==> flow/design.v <==
`default_nettype none
module 
picoblaze_template
#(
parameter clk_freq_in_hz = 25000000
) (
				input clk, 
				input [7:0] input_data,
				output reg signal_get_new_addr,
				output reg[7:0] new_data
			     );
wire[9:0]  address;
wire[17:0]  instruction;
wire[7:0]  port_id;
wire[7:0]  out_port;
reg[7:0]  in_port;
wire  write_strobe;
wire  read_strobe;
reg  interrupt;
wire  interrupt_ack;
wire  kcpsm3_reset;
reg[26:0] int_count;
pacoblaze3 led_8seg_kcpsm
(
                  .address(address),
               .instruction(instruction),
                   .port_id(port_id),
              .write_strobe(write_strobe),
                  .out_port(out_port),
               .read_strobe(read_strobe),
                   .in_port(in_port),
                 .interrupt(1'b0),
             .interrupt_ack(interrupt_ack),
                     .reset(kcpsm3_reset),
                       .clk(clk));
 wire [19:0] raw_instruction;
	pacoblaze_instruction_memory 
	pacoblaze_instruction_memory_inst(
     	.addr(address),
	    .outdata(raw_instruction)
	);
	always @ (posedge clk)
	begin
	      instruction <= raw_instruction[17:0];
	end
    assign kcpsm3_reset = 0;                       
always @ (posedge clk)
 begin
    case (port_id[7:0])
        8'h0:    in_port <= input_data;   
        default: in_port <= 8'bx;
    endcase
end
always @ (posedge clk)
begin
	if (write_strobe & port_id == 8'h80)
		new_data <= out_port;
   if (write_strobe & port_id == 8'h40) 	
		signal_get_new_addr <= out_port;
end
endmodule
module decoder_8b10b (
   input reset,
   input RBYTECLK,
   input [9:0] tbi,
   output reg K_out,
   output reg [7:0] ebi,
   output reg coding_err = 1,
   output reg disparity,
   output disparity_err
  );
   wire feqg;
   wire   a,b,c,d,e,i,f,g,h,j;   
   assign {a,b,c,d,e,i,f,g,h,j} = tbi[9:0];
   wire 	AEQB, CEQD, P22, P13, P31;
   wire 	eeqi, c_d_e_i, cn_dn_en_in;
   wire 	P22_a_c_eeqi, P22_an_cn_eeqi;
   wire 	P22_b_c_eeqi, P22_bn_cn_eeqi, an_bn_en_in;
   wire 	a_b_e_i, P13_d_e_i, P13_in, P13_en, P31_i;
   wire 	OR12_1, OR12_2, OR12_3, OR12_4, OR12_5, OR12_6, OR12_7;
   wire 	A, B, C, D, E;
   wire  	K, F, G, H, K28p, KA, KB, KC;
   assign 	AEQB = (a & b) | (!a & !b) ;
   assign 	CEQD = (c & d) | (!c & !d) ;
   assign 	P22 = (a & b & !c & !d) | (c & d & !a & !b) | ( !AEQB & !CEQD) ;
   assign 	P13 = ( !AEQB & !c & !d) | ( !CEQD & !a & !b) ;
   assign 	P31 = ( !AEQB & c & d) | ( !CEQD & a & b) ;
   assign 	eeqi = (e == i);
   assign 	P22_a_c_eeqi   = P22 & a & c & eeqi;
   assign 	P22_an_cn_eeqi = P22 & !a & !c & eeqi;
   assign 	cn_dn_en_in = (!c & !d & !e & !i);
   assign 	c_d_e_i     = (c & d & e & i);
   assign 	KA = c_d_e_i | cn_dn_en_in;
   assign 	KB = P13 & (!e & i & g & h & j);
   assign 	KC = P31 & (e & !i & !g & !h & !j);
   assign 	K = KA | KB | KC;
   assign 	P22_b_c_eeqi   = P22 & b & c & eeqi;
   assign 	P22_bn_cn_eeqi = P22 & !b & !c & eeqi;
   assign 	an_bn_en_in    = !a & !b & !e & !i;
   assign 	a_b_e_i        = a & b & e & i;
   assign 	P13_d_e_i      = P13 & d & e & i;
   assign 	P13_in         = P13 & !i;
   assign 	P13_en         = P13 & !e;
   assign 	P31_i          = P31 & i;
   assign 	OR12_1 = P22_an_cn_eeqi | P13_en;
   assign 	OR12_2 = a_b_e_i | cn_dn_en_in | P31_i;
   assign 	OR12_3 = P31_i | P22_b_c_eeqi | P13_d_e_i;
   assign 	OR12_4 = P22_a_c_eeqi | P13_en;
   assign 	OR12_5 = P13_en | cn_dn_en_in | an_bn_en_in;
   assign 	OR12_6 = P22_an_cn_eeqi | P13_in;
   assign 	OR12_7 = P13_d_e_i | P22_bn_cn_eeqi;
   assign 	A = a ^ (OR12_7 | OR12_1 | OR12_2);
   assign 	B = b ^ (OR12_2 | OR12_3 | OR12_4);
   assign 	C = c ^ (OR12_1 | OR12_3 | OR12_5);
   assign 	D = d ^ (OR12_2 | OR12_4 | OR12_7);
   assign 	E = e ^ (OR12_5 | OR12_6 | OR12_7);
   assign 	K28p = ! (c | d | e | i) ;
   assign 	F = (j & !f & (h | !g | K28p)) | (f & !j & (!h | g | !K28p)) | (K28p & g & h) | (!K28p & !g & !h) ;
   assign 	G = (j & !f & (h | !g | !K28p)) | (f & !j & (!h | g |K28p)) | (!K28p & g & h) | (K28p & !g & !h) ;
   assign 	H = ((j ^ h) & ! ((!f & g & !h & j & !K28p) | (!f & g & h & !j & K28p) | 
				  (f & !g & !h & j & !K28p) | (f & !g & h & !j & K28p))) | (!f & g & h & j) | (f & !g & !h & !j) ;
   always @(posedge RBYTECLK or posedge reset)
     if (reset)
       begin
	  K_out <= 0; ebi[7:0] <= 8'b0; 
       end
     else 
       begin
	  K_out <= K; ebi[7:0] <= { H, G, F, E, D, C, B, A } ;
       end
   wire heqj, fghjP13, fghjP31, fghj22;
   wire DISPARITY6p, DISPARITY6n, DISPARITY4p, DISPARITY4n;
   wire DISPARITY6a, DISPARITY6b, DISPARITY6a2, DISPARITY6a0;
   assign 	feqg = (f & g) | (!f & !g); 
   assign 	heqj = (h & j) | (!h & !j);
   assign 	fghjP13 = ( !feqg & !h & !j) | ( !heqj & !f & !g) ;
   assign 	fghjP31 = ( (!feqg) & h & j) | ( !heqj & f & g) ;
   assign 	fghj22 = (f & g & !h & !j) | (!f & !g & h & j) | ( !feqg & !heqj) ;
   assign 	DISPARITY6p = (P31 & (e | i)) | (P22 & e & i) ;   
   assign 	DISPARITY6n = (P13 & ! (e & i)) | (P22 & !e & !i);
   assign 	DISPARITY4p = fghjP31 ;
   assign 	DISPARITY4n = fghjP13 ;
   assign 	DISPARITY6a  = P31 | (P22 & disparity);  
   assign 	DISPARITY6a2 = P31 & disparity;          
   assign 	DISPARITY6a0 = P13 & ! disparity;        
   assign 	DISPARITY6b = (e & i & ! DISPARITY6a0) | (DISPARITY6a & (e | i)) | DISPARITY6a2;
   wire 	derr1,derr2,derr3,derr4,derr5,derr6,derr7,derr8;
   assign derr1 = (disparity & DISPARITY6p) | (DISPARITY6n & !disparity);
   assign derr2 = (disparity & !DISPARITY6n & f & g);
   assign derr3 = (disparity & a & b & c);
   assign derr4 = (disparity & !DISPARITY6n & DISPARITY4p);
   assign derr5 = (!disparity & !DISPARITY6p & !f & !g);
   assign derr6 = (!disparity & !a & !b & !c);
   assign derr7 = (!disparity & !DISPARITY6p & DISPARITY4n);
   assign derr8 = (DISPARITY6p & DISPARITY4p) | (DISPARITY6n & DISPARITY4n);
   reg derr12=1, derr34=1, derr56=1, derr78=1;
   always @(posedge RBYTECLK or posedge reset)
     if (reset)
       begin
          disparity <= 1'b0;
          derr12 <= 1;
          derr34 <= 1;
          derr56 <= 1;
          derr78 <= 1;
       end
     else
       begin
	  disparity <= fghjP31 | (DISPARITY6b & fghj22) ;
          derr12 <= derr1 | derr2;
          derr34 <= derr3 | derr4;
          derr56 <= derr5 | derr6;
          derr78 <= derr7 | derr8;
       end
   assign disparity_err = derr12|derr34|derr56|derr78;
   wire cerr1, cerr2, cerr3, cerr4, cerr5, cerr6, cerr7, cerr8, cerr9;
   assign cerr1 = (a &  b &  c &  d) | (!a & !b & !c & !d);
   assign cerr2 = (P13 & !e & !i);
   assign cerr3 = (P31 & e & i);
   assign cerr4 = (f & g & h & j) | (!f & !g & !h & !j);
   assign cerr5 = (e & i & f & g & h) | (!e & !i & !f & !g & !h);
   assign cerr6 = (e & !i & g & h & j) | (!e & i & !g & !h & !j);
   assign cerr7 = (((e & i & !g & !h & !j) | (!e & !i & g & h & j)) & !((c & d & e) | (!c & !d & !e)));
   assign cerr8 = (!P31 & e & !i & !g & !h & !j);
   assign cerr9 = (!P13 & !e & i & g & h & j);
   reg 	  cerr;
   always @(posedge RBYTECLK or posedge reset)
     if (reset)
       cerr <= 0;
     else
       cerr <= cerr1|cerr2|cerr3|cerr4|cerr5|cerr6|cerr7|cerr8|cerr9;
   wire   zerr1, zerr2, zerr3;
   assign zerr1 = (DISPARITY6p & DISPARITY4p) | (DISPARITY6n & DISPARITY4n);
   assign zerr2 = (f & g & !h & !j & DISPARITY6p);
   assign zerr3 = (!f & !g & h & j & DISPARITY6n);
   reg 	  zerr;
   always @(posedge RBYTECLK or posedge reset)
     if (reset)
       zerr <= 0;
     else
       zerr <= zerr1|zerr2|zerr3;
   wire   xerr1, xerr2, xerr3, xerr4;
   reg 	  xerr;
   assign xerr1 = (a & b & c & !e & !i & ((!f & !g) | fghjP13));
   assign xerr2 =(!a & !b & !c & e & i & ((f & g) | fghjP31));
   assign xerr3 = (c & d & e & i & !f & !g & !h);
   assign xerr4 = (!c & !d & !e & !i & f & g & h);
   always @(posedge RBYTECLK or posedge reset)
     if (reset)
       xerr <= 0;
     else
       xerr <= xerr1|xerr2|xerr3|xerr4;
   always @(posedge RBYTECLK or posedge reset)
     if (reset) 
       coding_err <= 1'b1;
     else   
       coding_err <= cerr | zerr | xerr;
endmodule
# [Tool chain data of decoder_8b10b]
# The steps from the RTL of decoder_8b10b to its reports follow in flow order.
# Lines are those of the file above, counted from 1.
# Operators carry their Yosys type and port widths (W data, S select, Z words).
# Library cell names are shortened.
# Not given: n/a
[setup] top="decoder_8b10b" clk_port="RBYTECLK" library="sky130hd" lib_corner="tt_025C_1v80"

# [Word-level counts]
# Yosys after proc, flatten, opt, wreduce and memory -nomap, before mapping. Enables and synchronous resets that opt folds into registers are not counted as muxes. Memory bits, and registers merged into a memory's read port (data or address), are not among the register bits. Print and check cells are not counted. Equal cells are merged and count once.
[classes] n_eq=1 bitwise=287 reduce_logical=24
[ops] operator="$and A1 B1 Y1" count=187
[ops] operator="$or A1 B1 Y1" count=94
[ops] operator="$logic_not A1 Y1" count=24
[ops] operator="$xor A1 B1 Y1" count=6
[ops] operator="$eq A1 B1 Y1" count=1
[bits] regBits=18 input_bits=12 out_inout_bits=12

# [Depth]
# Yosys ltp: most cells in a row. Word level: on the elaborated netlist, between registers, memories and ports. Mapped: between sequential cells and ports; inverters and the memories' decode and read muxes count.
[depth] depth_word=17 ABC_AREA=0 depth_mapped=8

# [Mapped cells and area]
# The flow's flattened synthesis, as Yosys stat reports it; memories are mapped. The netlist is that of the ABC_AREA named above (0 if unset); the other value can give another one.
[mapped] cell_count=181 yosys_area_um2=1554.0 ffs=18 buf_cells=12
[types] cell="dfrtp_1" count=13 type_area_um2=325.312
[types] cell="ha_1" count=12 type_area_um2=150.144
[types] cell="dfstp_2" count=5 type_area_um2=131.376
[types] cell="nand2_1" count=16 type_area_um2=60.058
[types] cell="nor2_1" count=16 type_area_um2=60.058
[types] cell="inv_1" count=13 type_area_um2=48.797
[types] cell="o2111ai_1" count=5 type_area_um2=43.792
[types] cell="a21oi_1" count=8 type_area_um2=40.038
[types] cell="a211oi_1" count=4 type_area_um2=30.029
[types] cell="buf_2" count=6 type_area_um2=30.029
[types] cell="mux2i_1" count=3 type_area_um2=30.029
[types] cell="nand3_1" count=6 type_area_um2=30.029
[types] cell="o21ai_0" count=6 type_area_um2=30.029
[types] cell="a32oi_1" count=3 type_area_um2=26.275
[types] cell="buf_6" count=2 type_area_um2=22.522
[types] cell="nand3_2" count=2 type_area_um2=20.019
[types] cell="a31oi_1" count=3 type_area_um2=18.768
[types] cell="and3_1" count=3 type_area_um2=18.768
# Other cell types: 39; their cells: 55.

# [Timing after synthesis]
# Path of least setup slack by OpenSTA after synthesis, without wires, with an ideal clock, recovery checks aside; 20% of the period is set as input and as output delay. Where synthesis merged equal registers, the netlist keeps one of their names.
[synth_path] kind="input -> register" from="input port tbi[9]" to="register ebi[2]" tclk_ns=3.4 in_delay_ns=0.680 launch_ns=0.680 arrival_time_ns=2.266 required_time_ns=3.275 setup_slack_ns=1.010 delay_ns=1.711 stages=8 n_path_buf=1 synth_period_reached_ns=2.39
# "delay_ns" is the arrival time less input delay plus setup time.
# "stages": output pins that drive a net of the path, with the launching flip-flop's if there is one; two outputs of one cell count as two.
# "synth_period_reached_ns" is the clock period less the worst setup slack; recovery checks do not enter. This is arithmetic on one report: input and output delays are still those of the set period (20% each).
# Between the ends stands the longest chain of elaborated cells between them, by number of cells; it is not shown to be the way that was timed. Of several equally long chains one is given.
# A line is the first line of the expression or statement that the cell stems from. Yosys adds cells for indexed reads and writes and turns some case tables into memories.
[synth_via] path_cell_list="buf_2 inv_1 ha_1 nand3_1 nand2_2 a21bo_1 a2111o_1 mux2_2" elab_chain_cells=14 cone_cells=43
[synth_lines] item="start, declared" line_no=65 rtl="input [9:0] tbi,"
[synth_lines] item="$logic_not A1 Y1" line_no=83 rtl="assign AEQB = (a & b) | (!a & !b) ;"
[synth_lines] item="$and A1 B1 Y1" line_no=83
[synth_lines] item="$or A1 B1 Y1" line_no=83
[synth_lines] item="$logic_not A1 Y1" line_no=85 rtl="assign P22 = (a & b & !c & !d) | (c & d & !a & !b) | ( !AEQB & !CEQD) ;"
[synth_lines] item="$and A1 B1 Y1" line_no=85
[synth_lines] item="$or A1 B1 Y1" line_no=85
[synth_lines] item="$and A1 B1 Y1 x3" line_no=97 rtl="assign P22_b_c_eeqi = P22 & b & c & eeqi;"
[synth_lines] item="$or A1 B1 Y1 x2" line_no=107 rtl="assign OR12_3 = P31_i | P22_b_c_eeqi | P13_d_e_i;"
[synth_lines] item="$or A1 B1 Y1 x2" line_no=114 rtl="assign C = c ^ (OR12_1 | OR12_3 | OR12_5);"
[synth_lines] item="$xor A1 B1 Y1" line_no=114
[synth_lines] item="end, assigned" line_no=125 rtl="K_out <= 0; ebi[7:0] <= 8'b0;"
[synth_lines] item="end, assigned" line_no=129 rtl="K_out <= K; ebi[7:0] <= { H, G, F, E, D, C, B, A } ;"
[synth_lines] item="end, declared" line_no=67 rtl="output reg [7:0] ebi,"

# [Path in the finished layout]
# Path of least setup slack in the final report of job 1 (OpenROAD, finished layout, wires in). Where an end is a register, its clock arrival counts in the times.
[layout_path] kind="input -> register" from="input port tbi[5]" to="register ebi[3]" tclk_ns=3.02 in_delay_ns=0.60 launch_ns=0.60 arrival_time_ns=3.04 required_time_ns=3.15 setup_slack_ns=0.11 stages=9 n_path_buf=2
# Between the ends stands the longest chain of elaborated cells between them, by number of cells; it is not shown to be the way that was timed. Of several equally long chains one is given.
[layout_via] path_cell_list="clkdlybuf4s50_1 clkbuf_1 inv_1 ha_1 or3_1 a31oi_1 nand3b_1 nor3_1 xnor2_1" elab_chain_cells=8 cone_cells=18
[layout_lines] item="start, declared" line_no=65 rtl="input [9:0] tbi,"
[layout_lines] item="$logic_not A1 Y1" line_no=91 rtl="assign cn_dn_en_in = (!c & !d & !e & !i);"
[layout_lines] item="$and A1 B1 Y1 x2" line_no=91
[layout_lines] item="$or A1 B1 Y1 x2" line_no=106 rtl="assign OR12_2 = a_b_e_i | cn_dn_en_in | P31_i;"
[layout_lines] item="$or A1 B1 Y1 x2" line_no=115 rtl="assign D = d ^ (OR12_2 | OR12_4 | OR12_7);"
[layout_lines] item="$xor A1 B1 Y1" line_no=115
[layout_lines] item="end, assigned" line_no=125 rtl="K_out <= 0; ebi[7:0] <= 8'b0;"
[layout_lines] item="end, assigned" line_no=129 rtl="K_out <= K; ebi[7:0] <= { H, G, F, E, D, C, B, A } ;"
[layout_lines] item="end, declared" line_no=67 rtl="output reg [7:0] ebi,"

==> results <==
decoder_8b10b through Yosys and OpenROAD on sky130hd: 2 stored runs, unordered, with their settings and measured results. The constraints put input and output delay at 20% of the set period each and load the outputs with 0.01 pF.
"period_less_ws_ns" = clock period - worst setup slack. The figure is calculated, with input and output delays left at 20% of the set period.
"critical_path_time_ns" = time allowed to the worst setup path (clock period - input delay - output delay, where it has them) - its slack; a late launch clock adds to it, a late capture clock takes from it.
"totalPower_uw" is the tool's figure for a default switching activity; nothing was simulated.

[flow] job 1: files
==> flow/run.sh <==
#!/bin/bash
# the make line also repeats the synthesis and layout settings of config.mk as NAME=value (left out here)
make -C /OpenROAD-flow-scripts/flow DESIGN_CONFIG=/design/flow/config.mk WORK_HOME=/design/flow/orfs CLKGATE_MAP_FILE= finish
==> flow/config.mk <==
export PLATFORM = sky130hd
export DESIGN_NAME = decoder_8b10b
export DESIGN_NICKNAME = decoder_8b10b
export VERILOG_FILES = /design/flow/design.v
export SDC_FILE = /design/flow/constraint.sdc
export NUM_CORES = 4
export LEC_CHECK = 0
export CAP_MARGIN = 20
export CORE_MARGIN = 2
export CORE_UTILIZATION = 18
export CTS_CLUSTER_SIZE = 95
export GPL_TIMING_DRIVEN = 0
export MAX_ROUTING_LAYER = met4
export SETUP_SLACK_MARGIN = -0.05
export SLEW_MARGIN = 20
export TNS_END_PERCENT = 50
==> flow/constraint.sdc <==
create_clock -name core_clock -period 3.02 [get_ports {RBYTECLK}]
set_input_delay 0.6040 -clock core_clock [delete_from_list [all_inputs] [get_ports {RBYTECLK}]]
set_output_delay 0.6040 -clock core_clock [all_outputs]
set_load 0.01 [all_outputs]

[flow] job 1: metrics
[metrics] post_synth_area_um2 = 1554.0
[metrics] period_less_ws_ns = 2.908
[metrics] fin_util_pct = 23.5
[metrics] fin_tns_ns = 0.000
[metrics] totalPower_uw = 755.8
[metrics] critical_path_time_ns = 2.30
[metrics] timing.worst_path_kind = input -> register
[metrics] final_stdcell_area_um2 = 1950.6
[metrics] setup_ws_ns = 0.112
[metrics] worst_hold_slack_ns = 0.441
[metrics] die_area_um2 = 9392.5

[flow] job 2: files
==> flow/run.sh <==
#!/bin/bash
# the make line also repeats the synthesis and layout settings of config.mk as NAME=value (left out here)
make -C /OpenROAD-flow-scripts/flow DESIGN_CONFIG=/design/flow/config.mk WORK_HOME=/design/flow/orfs CLKGATE_MAP_FILE= finish
==> flow/config.mk <==
export PLATFORM = sky130hd
export DESIGN_NAME = decoder_8b10b
export DESIGN_NICKNAME = decoder_8b10b
export VERILOG_FILES = /design/flow/design.v
export SDC_FILE = /design/flow/constraint.sdc
export NUM_CORES = 4
export LEC_CHECK = 0
export CAP_MARGIN = 20
export CELL_PAD_IN_SITES_DETAIL_PLACEMENT = 1
export CELL_PAD_IN_SITES_GLOBAL_PLACEMENT = 2
export CORE_MARGIN = 2
export CORE_UTILIZATION = 56
export GPL_TIMING_DRIVEN = 1
export MAX_ROUTING_LAYER = met5
export PLACE_DENSITY = 0.82
export SETUP_SLACK_MARGIN = 0.06
export SLEW_MARGIN = 20
==> flow/constraint.sdc <==
create_clock -name core_clock -period 1.79 [get_ports {RBYTECLK}]
set_input_delay 0.3580 -clock core_clock [delete_from_list [all_inputs] [get_ports {RBYTECLK}]]
set_output_delay 0.3580 -clock core_clock [all_outputs]
set_load 0.01 [all_outputs]

[flow] job 2: not finished: placement ended with error GPL-0301
