==> flow/design.v <==
`default_nettype none
module 
picoblaze_template
#(
parameter clk_freq_in_hz = 25000000
) (
				input clk, 
				input [7:0] input_data,
				output reg signal_get_new_addr,
				output reg[7:0] new_data
			     );
wire[9:0]  address;
wire[17:0]  instruction;
wire[7:0]  port_id;
wire[7:0]  out_port;
reg[7:0]  in_port;
wire  write_strobe;
wire  read_strobe;
reg  interrupt;
wire  interrupt_ack;
wire  kcpsm3_reset;
reg[26:0] int_count;
pacoblaze3 led_8seg_kcpsm
(
                  .address(address),
               .instruction(instruction),
                   .port_id(port_id),
              .write_strobe(write_strobe),
                  .out_port(out_port),
               .read_strobe(read_strobe),
                   .in_port(in_port),
                 .interrupt(1'b0),
             .interrupt_ack(interrupt_ack),
                     .reset(kcpsm3_reset),
                       .clk(clk));
 wire [19:0] raw_instruction;
	pacoblaze_instruction_memory 
	pacoblaze_instruction_memory_inst(
     	.addr(address),
	    .outdata(raw_instruction)
	);
	always @ (posedge clk)
	begin
	      instruction <= raw_instruction[17:0];
	end
    assign kcpsm3_reset = 0;                       
always @ (posedge clk)
 begin
    case (port_id[7:0])
        8'h0:    in_port <= input_data;   
        default: in_port <= 8'bx;
    endcase
end
always @ (posedge clk)
begin
	if (write_strobe & port_id == 8'h80)
		new_data <= out_port;
   if (write_strobe & port_id == 8'h40) 	
		signal_get_new_addr <= out_port;
end
endmodule
module clock_divider (CLK_50M, reset, count_to, out);
		input CLK_50M;
		input reset;
		input [31:0] count_to;
		output reg [31:0] out;
		reg [31:0] count;
		always@(posedge CLK_50M) begin
			if(reset) begin
				count = 0;
				out = 0;
			end
			else begin
				if(count<count_to) begin
					count=count+1;
				end
				else begin
					 out = ~out;
					 count=0;
					 end
				end
		end
	endmodule
## Tool chain data of clock_divider

What the tools print for clock_divider, step after step.
Lines are those of the file above, counted from 1.
Cell names lack the library's common part.
Not given: --

| set-up | value |
|---|---|
| top | clock_divider |
| clock | CLK_50M |
| standard-cell library | sky130hd |
| timing corner | tt_025C_1v80 |

## Word level

Yosys after proc, flatten, opt, wreduce and memory -nomap, before mapping. Enables and synchronous resets that opt folds into registers are not counted as muxes. Memory bits, and registers merged into a memory's read port (data or address), are not among the register bits. Print and check cells are not counted. Equal cells are merged and count once.

| cells by class | value |
|---|---|
| reduce/logical cells | 1 |
| bitwise operators | 2 |
| add/subtract/negate cells | 1 |
| $lt $le $gt $ge | 1 |

Operator list:

| operator | count |
|---|---|
| 32-bit by 1-bit adder with 32-bit output with constant B | 1 |
| 32-bit less-than comparator | 1 |
| 32-bit inverter | 1 |
| 2-bit OR reduction | 1 |
| 1-bit inverter | 1 |

| word-level totals | value |
|---|---|
| cells after elaboration | 7 |
| register bits after elaboration | 64 |
| input port bits | 34 |

## Depth

Longest topological path by Yosys (ltp), each cell counted once; first at word level (registers and memories cut), then after technology mapping (sequential cells cut; the memories' decode and read muxes count).

| depth | value |
|---|---|
| depth after elaboration | 3 |
| ABC_AREA | 0 |
| gate-level depth with buffers | 9 |
| gate-level depth less buffers | 8 |

## Synthesis result

The flow's flattened synthesis, as Yosys stat reports it; memories are mapped. The netlist is that of the ABC_AREA named above (0 if unset); the other value can give another one.

| mapped netlist | value |
|---|---|
| flip-flop cells | 64 |
| cell area after synthesis | 3573.4 um^2 |
| buffer cells | 18 |
| cell count | 402 |
| sequential part of the area | 1281.2 um^2 |

Cell types:

| cell type | count | total area (um^2) |
|---|---|---|
| dfxtp_1 | 64 | 1.28E+03 |
| ha_1 | 32 | 400.384 |
| mux2_2 | 31 | 349.085 |
| nor2b_1 | 32 | 200.192 |
| nor3_1 | 34 | 170.163 |
| nor2_1 | 42 | 157.651 |
| xor2_1 | 17 | 148.893 |
| inv_1 | 37 | 138.883 |
| xnor2_1 | 13 | 113.859 |
| nand4_1 | 14 | 87.584 |
| nand2_1 | 16 | 60.058 |
| clkbuf_1 | 15 | 56.304 |
| a21o_1 | 6 | 45.043 |
| nand3_1 | 9 | 45.043 |
| a21oi_1 | 8 | 40.038 |
| and3_1 | 6 | 37.536 |
| buf_6 | 3 | 33.782 |
| and4_1 | 3 | 26.275 |

Not listed: further types 18, cells in them 20.

## Worst setup path after synthesis

Source: OpenSTA report_checks on the synthesized netlist (no wires, ideal clock, input and output delay 20% of the period each), path of least setup slack; recovery checks are left aside. Register names are those of the netlist, which keeps one name where synthesis merged equal registers.

| timing path after synthesis | value |
|---|---|
| kind | input -> register |
| start | in count_to[14] |
| end | reg out[22] |
| stages | 9 |
| arrival time | 2475 ps |
| library setup time | 123 ps |
| path buffers | 1 |
| slack | 752 ps |
| delay of the path | 1928 ps |
| period | 3350 ps |
| external input delay | 670 ps |
| time at the first pin | 670 ps |
| period reached after synthesis | 2598 ps |

"delay of the path" = arrival - input delay + setup time.
"stages": output pins that drive a net of the path, with the launching flip-flop's if there is one; two outputs of one cell count as two.
"period reached after synthesis" = period - worst setup slack (recovery checks aside). The figure is calculated, with input and output delays left at 20% of the set period.
The rows between start and end are the longest chain of elaborated cells between them; the timing report does not say that the signal goes this way. Where chains are equally long, one stands for them.
A line is the first line of the expression or statement that the cell stems from. Yosys adds cells for indexed reads and writes and turns some case tables into memories.

| between the ends, after synthesis | value |
|---|---|
| path through | inv_1 -> ha_1 -> nand4_1 -> or3_1 -> o32ai_1 -> o41ai_2 -> o2111a_2 -> buf_6 -> mux2_1 |
| length of the longest elaborated chain | 1 |
| elaborated cells between the ends (all ways) | 1 |

RTL lines, path after synthesis:

| what | RTL line | source |
|---|---|---|
| from (decl) | 65 | `input [31:0] count_to;` |
| 32-bit less-than comparator | 74 | `if(count<count_to) begin` |
| to (assign) | 71 | `out = 0;` |
| to (assign) | 78 | `out = ~out;` |
| to (decl) | 66 | `output reg [31:0] out;` |

## Path in the finished layout

Path of least setup slack in the final report of run 1 (OpenROAD, finished layout, wires in). Where an end is a register, its clock arrival counts in the times.
The path's times are printed in steps of 10 ps; the period is the one set.

| timing path after layout | value |
|---|---|
| kind | input -> register |
| start | in count_to[27] |
| end | reg out[6] |
| slack | 0 ps |
| library setup time | 110 ps |
| arrival time | 2820 ps |
| stages | 12 |
| time at the first pin | 520 ps |
| path buffers | 4 |
| external input delay | 520 ps |
| period | 2610 ps |

The rows between start and end are the longest chain of elaborated cells between them; the timing report does not say that the signal goes this way. Where chains are equally long, one stands for them.

| between the ends, after layout | value |
|---|---|
| path through | clkdlybuf4s50_1 -> inv_1 -> ha_1 -> and2_4 -> nand4_1 -> nor2_4 -> o41ai_2 -> buf_4 -> o2111a_2 -> buf_12 -> clkbuf_16 -> mux2_4 |
| length of the longest elaborated chain | 1 |
| elaborated cells between the ends (all ways) | 1 |

RTL lines, path after layout:

| what | RTL line | source |
|---|---|---|
| from (decl) | 65 | `input [31:0] count_to;` |
| 32-bit less-than comparator | 74 | `if(count<count_to) begin` |
| to (assign) | 71 | `out = 0;` |
| to (assign) | 78 | `out = ~out;` |
| to (decl) | 66 | `output reg [31:0] out;` |

FLOW RESULTS
============

Below are 2 stored runs of the flow (Yosys, OpenROAD; platform sky130hd) on clock_divider, each with its settings and what was measured, unordered. Constraints: input delay and output delay 20% of the set period each, output load 0.01 pF.
"achieved period" means the clock period less the worst setup slack. The figure is calculated, with input and output delays left at 20% of the set period.
"allowed time less slack (worst setup path)" means the part of the period allowed to the worst setup path (the constraints hold back 20% at inputs and 20% at outputs) less its slack; where the path has registers, the arrival times of their clocks count too.
"allowed time less slack (worst setup path)" is given in steps of 10 ps.
A setting shown as n/a is not set for that run.

| run name | period_ns | CORE_UTILIZATION | SETUP_SLACK_MARGIN | CORE_ASPECT_RATIO | CORE_MARGIN | TNS_END_PERCENT | ABC_AREA | GPL_TIMING_DRIVEN | CTS_CLUSTER_SIZE | CTS_CLUSTER_DIAMETER | CAP_MARGIN | SLEW_MARGIN | PLACE_DENSITY_LB_ADDON | MIN_ROUTING_LAYER | cell area after synthesis (um^2) | overall die area (um^2) | std-cell area (final layout) (um^2) | post-route utilization | worst setup slack after layout (ps) | summed negative setup slack (ps) | worst hold slack in the final report (ps) | achieved period (ps) | allowed time less slack (worst setup path) (ps) | kind of the worst setup path |
|---|---|---|---|---|---|---|---|---|---|---|---|---|---|---|---|---|---|---|---|---|---|---|---|---|
| run 1 | 2.61 | 43 | 0.11 | 0.69 | 5 | 15 | 0 | 0 | 29 | 83 | 15 | 20 | n/a | n/a | 3573.4 | 10265.1 | 5350.1 | 0.665 | -4 | -4 | 568 | 2614 | 2090 | input -> register |
| run 2 | 3.93 | 21 | 0.58 | 0.9 | 3 | n/a | 0 | n/a | n/a | n/a | 35 | 25 | 0.27 | met2 | 3573.4 | 18619.1 | 4817.1 | 0.294 | 730 | 0 | 548 | 3200 | 2410 | input -> register |
