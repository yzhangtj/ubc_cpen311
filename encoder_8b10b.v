==> flow/design.v <==
`default_nettype none
module 
picoblaze_template
#(
parameter clk_freq_in_hz = 25000000
) (
				input clk, 
				input [7:0] input_data,
				output reg signal_get_new_addr,
				output reg[7:0] new_data
			     );
wire[9:0]  address;
wire[17:0]  instruction;
wire[7:0]  port_id;
wire[7:0]  out_port;
reg[7:0]  in_port;
wire  write_strobe;
wire  read_strobe;
reg  interrupt;
wire  interrupt_ack;
wire  kcpsm3_reset;
reg[26:0] int_count;
pacoblaze3 led_8seg_kcpsm
(
                  .address(address),
               .instruction(instruction),
                   .port_id(port_id),
              .write_strobe(write_strobe),
                  .out_port(out_port),
               .read_strobe(read_strobe),
                   .in_port(in_port),
                 .interrupt(1'b0),
             .interrupt_ack(interrupt_ack),
                     .reset(kcpsm3_reset),
                       .clk(clk));
 wire [19:0] raw_instruction;
	pacoblaze_instruction_memory 
	pacoblaze_instruction_memory_inst(
     	.addr(address),
	    .outdata(raw_instruction)
	);
	always @ (posedge clk)
	begin
	      instruction <= raw_instruction[17:0];
	end
    assign kcpsm3_reset = 0;                       
always @ (posedge clk)
 begin
    case (port_id[7:0])
        8'h0:    in_port <= input_data;   
        default: in_port <= 8'bx;
    endcase
end
always @ (posedge clk)
begin
	if (write_strobe & port_id == 8'h80)
		new_data <= out_port;
   if (write_strobe & port_id == 8'h40) 	
		signal_get_new_addr <= out_port;
end
endmodule
module encoder_8b10b (
   input reset,
   input SBYTECLK,
   input K,
   input [7:0] ebi,
   output [9:0] tbi,
   output reg disparity
   );
   wire   L40, L04, L13, L31, L22, AeqB, CeqD;
   wire   PD_1S6, NDOS6, PDOS6, ND_1S6;
   wire   ND_1S4, PD_1S4, NDOS4, PDOS4;
   wire   illegalk, DISPARITY6;
   reg    COMPLS6, COMPLS4;
   wire   NAO, NBO, NCO, NDO, NEO, NIO;
   wire   NFO, NGO, NHO, NJO;
   wire   A,B,C,D,E,F,G,H;      
   assign {H,G,F,E,D,C,B,A} = ebi[7:0];
   reg 	  a,b,c,d,e,i,f,g,h,j; 
   assign tbi[9:0] = {a,b,c,d,e,i,f,g,h,j};
   wire [9:0] tst;
   assign tst[9:0] = {NAO,NBO,NCO,NDO,NEO,NIO,NFO,NGO,NHO,NJO};
   always @(posedge SBYTECLK, posedge reset)
     if (reset) 
       begin
	  disparity <= 1'b0; {a,b,c,d,e,i,f,g,h,j} <= 10'b0; 
       end 
     else begin
	disparity <= (PDOS4 | NDOS4) ^ DISPARITY6;
	{a,b,c,d,e,i,f,g,h,j} <= { NAO^COMPLS6, NBO^COMPLS6, NCO^COMPLS6, 
				   NDO^COMPLS6, NEO^COMPLS6, NIO^COMPLS6,
				   NFO^COMPLS4, NGO^COMPLS4, 
				   NHO^COMPLS4, NJO^COMPLS4 };	
     end  
   assign AeqB = (A & B) | (!A & !B);
   assign CeqD = (C & D) | (!C & !D);
   assign L40 =  A & B & C & D ;
   assign L04 = !A & !B & !C & !D;
   assign L13 = (!AeqB & !C & !D) | (!CeqD & !A & !B);
   assign L31 = (!AeqB &  C &  D) | (!CeqD &  A &  B);
   assign L22 = (A & B & !C & !D) | (C & D & !A & !B) | ( !AeqB & !CeqD) ;
   assign PD_1S6 = (E & D & !C & !B & !A) | (!E & !L22 & !L31) ;
   assign NDOS6  = PD_1S6 ;
   assign PDOS6  = K | (E & !L22 & !L13) ;
   assign ND_1S6 = K | (E & !L22 & !L13) | (!E & !D & C & B & A) ;
   assign ND_1S4 = F & G ;
   assign NDOS4  = (!F & !G) ;
   assign PD_1S4 = (!F & !G) | (K & ((F & !G) | (!F & G)));
   assign PDOS4  = F & G & H ;
   assign illegalk = K & (A | B | !C | !D | !E) & (!F | !G | !H | !E | !L31); 
   assign DISPARITY6 = disparity ^ (NDOS6 | PDOS6) ;
   always @(posedge SBYTECLK, posedge reset)
     if(reset) begin
       COMPLS4 <= 0;
       COMPLS6 <= 0;
       end
     else begin
       COMPLS4 <= (PD_1S4 & !DISPARITY6) | (ND_1S4 & DISPARITY6);
       COMPLS6 <= (PD_1S6 & !disparity) | (ND_1S6 & disparity);
       end
   reg tNAO, tNBOx, tNBOy, tNCOx, tNCOy, tNDO , tNEOx, tNEOy, tNIOw, tNIOx, tNIOy, tNIOz;
   always @(posedge SBYTECLK, posedge reset)
     if(reset) begin
       tNAO  <= 0;
       tNBOx <= 0;
       tNBOy <= 0;
       tNCOx <= 0;
       tNCOy <= 0;
       tNDO  <= 0;
       tNEOx <= 0;
       tNEOy <= 0;
       tNIOw <= 0;
       tNIOx <= 0;
       tNIOy <= 0;
       tNIOz <= 0;
       end
     else begin
       tNAO  <= A ;
       tNBOx <= B & !L40;
       tNBOy <= L04 ;
       tNCOx <= L04 | C ;
       tNCOy <= E & D & !C & !B & !A ;
       tNDO  <= D & ! (A & B & C) ;
       tNEOx <= E | L13;
       tNEOy <= !(E & D & !C & !B & !A) ;
       tNIOw <= (L22 & !E) | (E & L40) ;
       tNIOx <= E & !D & !C & !(A & B) ;
       tNIOy <= K & E & D & C & !B & !A ;
       tNIOz <= E & !D & C & !B & !A ;
       end
   assign NAO = tNAO ;
   assign NBO = tNBOx | tNBOy ;
   assign NCO = tNCOx | tNCOy ;
   assign NDO = tNDO ;
   assign NEO = tNEOx & tNEOy ;
   assign NIO = tNIOw | tNIOx | tNIOy | tNIOz;
   reg alt7, tNFO, tNGO, tNHO, tNJO;
   always @(posedge SBYTECLK, posedge reset)
     if(reset) begin
       alt7 <= 0;
       tNFO <= 0;
       tNGO <= 0;
       tNHO <= 0;
       tNJO <= 0;
       end
     else begin
       alt7 <= F & G & H & (K | (disparity ? (!E & D & L31) : (E & !D & L13))) ;
       tNFO <= F;
       tNGO <= G | (!F & !G & !H) ;
       tNHO <= H ;
       tNJO <= !H & (G ^ F) ;
       end
   assign NFO = tNFO & !alt7 ;
   assign NGO = tNGO ;
   assign NHO = tNHO ;
   assign NJO = tNJO | alt7 ;
endmodule
-- From RTL to reports: encoder_8b10b
Tool output for the design above, in the order of the flow.
Line numbers count from 1 in the design file above.
Operators carry their Yosys type and port widths (W data, S select, Z words).
Library cell names are shortened.
The mark -- stands for no value.
- top: encoder_8b10b
- clock input: SBYTECLK
- library: sky130hd
- corner: tt_025C_1v80

-- Word level
Counts by Yosys on the flattened word-level netlist (proc, flatten, opt, wreduce; memories kept). Register bits leave out memories and registers merged into their read ports (data or address); mux counts leave out enables and synchronous resets folded into registers. Print and check cells are left out. Cells with the same type and inputs are merged into one.
- bits in registers: 30
- output and inout port bits: 11
- cells after elaboration at 156
- mux-type cells at 1
- bitwise logic cells at 105
- reduce/logical cells: 20
- operators with widths (kind ; count):
    $and A1 B1 Y1 ; 66
    $or A1 B1 Y1 ; 26
    $logic_not A1 Y1 ; 20
    $xor A1 B1 Y1 ; 13
    $mux W1 ; 1

-- Logic depth
Longest topological path by Yosys (ltp), each cell counted once; first at word level (registers and memories cut), then after technology mapping (sequential cells cut; the memories' decode and read muxes count).
- word-level depth at 15
- ABC_AREA at 0
- noted mapped depth: 6

-- Netlist
The flow's flattened synthesis, as Yosys stat reports it; memories are mapped. The netlist is that of the ABC_AREA named above (0 if unset); the other value can give another one.
- cells by type (type ; count):
    dfrtp_1 ; 30
    buf_4 ; 10
    ha_1 ; 5
    xnor2_1 ; 6
    xor2_1 ; 4
    inv_1 ; 8
    nand2_1 ; 8
    nor2_1 ; 7
    xor3_1 ; 1
    and2_1 ; 3
    nor2b_1 ; 3
    nor4_1 ; 3
    a31o_2 ; 2
    a21oi_1 ; 3
    a31oi_1 ; 2
    nor2_2 ; 2
    nor4_2 ; 1
    o22ai_1 ; 2
Other cell types: 13; their cells: 16.
- standard cells after synthesis at 116
- noted mapped area: 1332.5 µm²
- noted mapped flip-flops: 30
- noted buffer cells: 14

-- Worst setup path after synthesis
OpenSTA on the mapped netlist: ideal clock, no wires. The path of least setup slack (recovery checks aside). Input and output delay are each 20% of the period. Register names are those of the netlist, which keeps one name where synthesis merged equal registers.
- path kind: input-to-reg
- from: input ebi[0]
- to: register disparity
- clock period: 2.93 ns
- noted input delay: 0.586 ns
- library setup time: 0.136 ns
- time at the first pin: 0.586 ns
- arrival at 1.943 ns
- required time at 2.794 ns
- noted slack: 0.852 ns
- path delay: 1.493 ns
- stages on the path at 6
- path buffers: 0
- synthesis period reached: 2.078 ns
"path delay" = arrival - input delay + setup time.
"stages on the path": output pins that drive a net of the path, with the launching flip-flop's if there is one; two outputs of one cell count as two.
"synthesis period reached" = period - worst setup slack (recovery checks aside). The figure is calculated, with input and output delays left at 20% of the set period.
Between the ends stands the longest chain of elaborated cells between them, by number of cells; it is not shown to be the way that was timed. Of several equally long chains one is given.
A line is the first line of the expression or statement that the cell stems from. Yosys adds cells for indexed reads and writes and turns some case tables into memories.
- cells stage by stage: inv_1 -> ha_1 -> a222oi_1 -> a31o_2 -> nor2_2 -> xor3_1
- cells in the longest elaborated chain: 13
- elaborated cells on any way between the ends: 35
- RTL lines, path post-synthesis (element ; line ; RTL):
    from (decl) ; 66 ; input [7:0] ebi,
    $logic_not A1 Y1 ; 95 ; assign AeqB = (A & B) | (!A & !B);
    $and A1 B1 Y1 ; 95 ;
    $or A1 B1 Y1 ; 95 ;
    $logic_not A1 Y1 ; 101 ; assign L22 = (A & B & !C & !D) | (C & D & !A & !B) | ( !AeqB & !CeqD) ;
    $and A1 B1 Y1 ; 101 ;
    $or A1 B1 Y1 ; 101 ;
    $logic_not A1 Y1 ; 102 ; assign PD_1S6 = (E & D & !C & !B & !A) | (!E & !L22 & !L31) ;
    $and A1 B1 Y1 (2 in a row) ; 102 ;
    $or A1 B1 Y1 ; 102 ;
    $or A1 B1 Y1 ; 111 ; assign DISPARITY6 = disparity ^ (NDOS6 | PDOS6) ;
    $xor A1 B1 Y1 ; 111 ;
    $xor A1 B1 Y1 ; 89 ; disparity <= (PDOS4 | NDOS4) ^ DISPARITY6;
    to (assign) ; 86 ; disparity <= 1'b0; {a,b,c,d,e,i,f,g,h,j} <= 10'b0;
    to (assign) ; 89 ;
    to (decl) ; 68 ; output reg disparity

-- Worst path after layout
From the final timing report of run B: the path of least setup slack in the routed layout; clock arrival at registers is part of the times.
- path kind: input-to-reg
- from: input ebi[0]
- to: register disparity
- clock period: 2.11 ns
- noted input delay: 0.42 ns
- library setup time: 0.12 ns
- time at the first pin: 0.42 ns
- arrival at 2.15 ns
- required time at 2.31 ns
- noted slack: 0.16 ns
- stages on the path at 8
- path buffers: 3
Between the ends stands the longest chain of elaborated cells between them, by number of cells; it is not shown to be the way that was timed. Of several equally long chains one is given.
- cells stage by stage: dlygate4sd2_1 -> buf_4 -> ha_1 -> a222oi_1 -> buf_4 -> a31o_2 -> nor2_2 -> xor3_1
- cells in the longest elaborated chain: 13
- elaborated cells on any way between the ends: 35
- RTL lines, path post-layout (element ; line ; RTL):
    from (decl) ; 66 ; input [7:0] ebi,
    $logic_not A1 Y1 ; 95 ; assign AeqB = (A & B) | (!A & !B);
    $and A1 B1 Y1 ; 95 ;
    $or A1 B1 Y1 ; 95 ;
    $logic_not A1 Y1 ; 101 ; assign L22 = (A & B & !C & !D) | (C & D & !A & !B) | ( !AeqB & !CeqD) ;
    $and A1 B1 Y1 ; 101 ;
    $or A1 B1 Y1 ; 101 ;
    $logic_not A1 Y1 ; 102 ; assign PD_1S6 = (E & D & !C & !B & !A) | (!E & !L22 & !L31) ;
    $and A1 B1 Y1 (2 in a row) ; 102 ;
    $or A1 B1 Y1 ; 102 ;
    $or A1 B1 Y1 ; 111 ; assign DISPARITY6 = disparity ^ (NDOS6 | PDOS6) ;
    $xor A1 B1 Y1 ; 111 ;
    $xor A1 B1 Y1 ; 89 ; disparity <= (PDOS4 | NDOS4) ^ DISPARITY6;
    to (assign) ; 86 ; disparity <= 1'b0; {a,b,c,d,e,i,f,g,h,j} <= 10'b0;
    to (assign) ; 89 ;
    to (decl) ; 68 ; output reg disparity

--- measured runs ---
Top module encoder_8b10b; platform sky130hd; tools Yosys and OpenROAD; 2 stored runs in no particular order. Input and output delays are each 20% of the period that was set; the output load is 0.01 pF.
By "period achieved" is meant the clock period of the run minus its worst setup slack. This is arithmetic on one report: input and output delays are still those of the set period (20% each).
By "worst path time" is meant the share of the clock period that the worst setup path is allowed (20% is reserved at inputs, 20% at outputs), minus its slack. Clock arrival times at its registers enter into it.
"total design power" rests on the timing tool's default activity at the inputs, not on a simulated workload.

Run A
Settings were period_ns = 1.6; CORE_UTILIZATION = 53; PLACE_DENSITY_LB_ADDON = 0.17; CORE_MARGIN = 2; CELL_PAD_IN_SITES_GLOBAL_PLACEMENT = 3; TNS_END_PERCENT = 5; CAP_MARGIN = 20; SLEW_MARGIN = 20
- not finished: placement ended with error FLW-0024

Run B
Settings were period_ns = 2.11; CORE_UTILIZATION = 45; PLACE_DENSITY = 0.87; CORE_ASPECT_RATIO = 1.03; CORE_MARGIN = 8; CELL_PAD_IN_SITES_GLOBAL_PLACEMENT = 2; CELL_PAD_IN_SITES_DETAIL_PLACEMENT = 1; CTS_CLUSTER_SIZE = 59; CTS_CLUSTER_DIAMETER = 331; SLEW_MARGIN = 0; MIN_ROUTING_LAYER = met1; MAX_ROUTING_LAYER = met4; CAP_MARGIN = 20
- noted the post-synthesis cell area: 1,332.5 µm²
- overall die area: 4,958.7 µm²
- std-cell area (final layout): 1,711.6 µm²
- noted the post-route utilization: 0.595
- smallest setup slack at 0.162 ns
- setup total negative slack: 0.000 ns
- worst hold slack in the final report at 0.430 ns
- total design power at 1.689 mW
- period achieved: 1.948 ns
- noted the worst path time: 1.53 ns
- kind of the worst setup path: input-to-reg
--- end ---
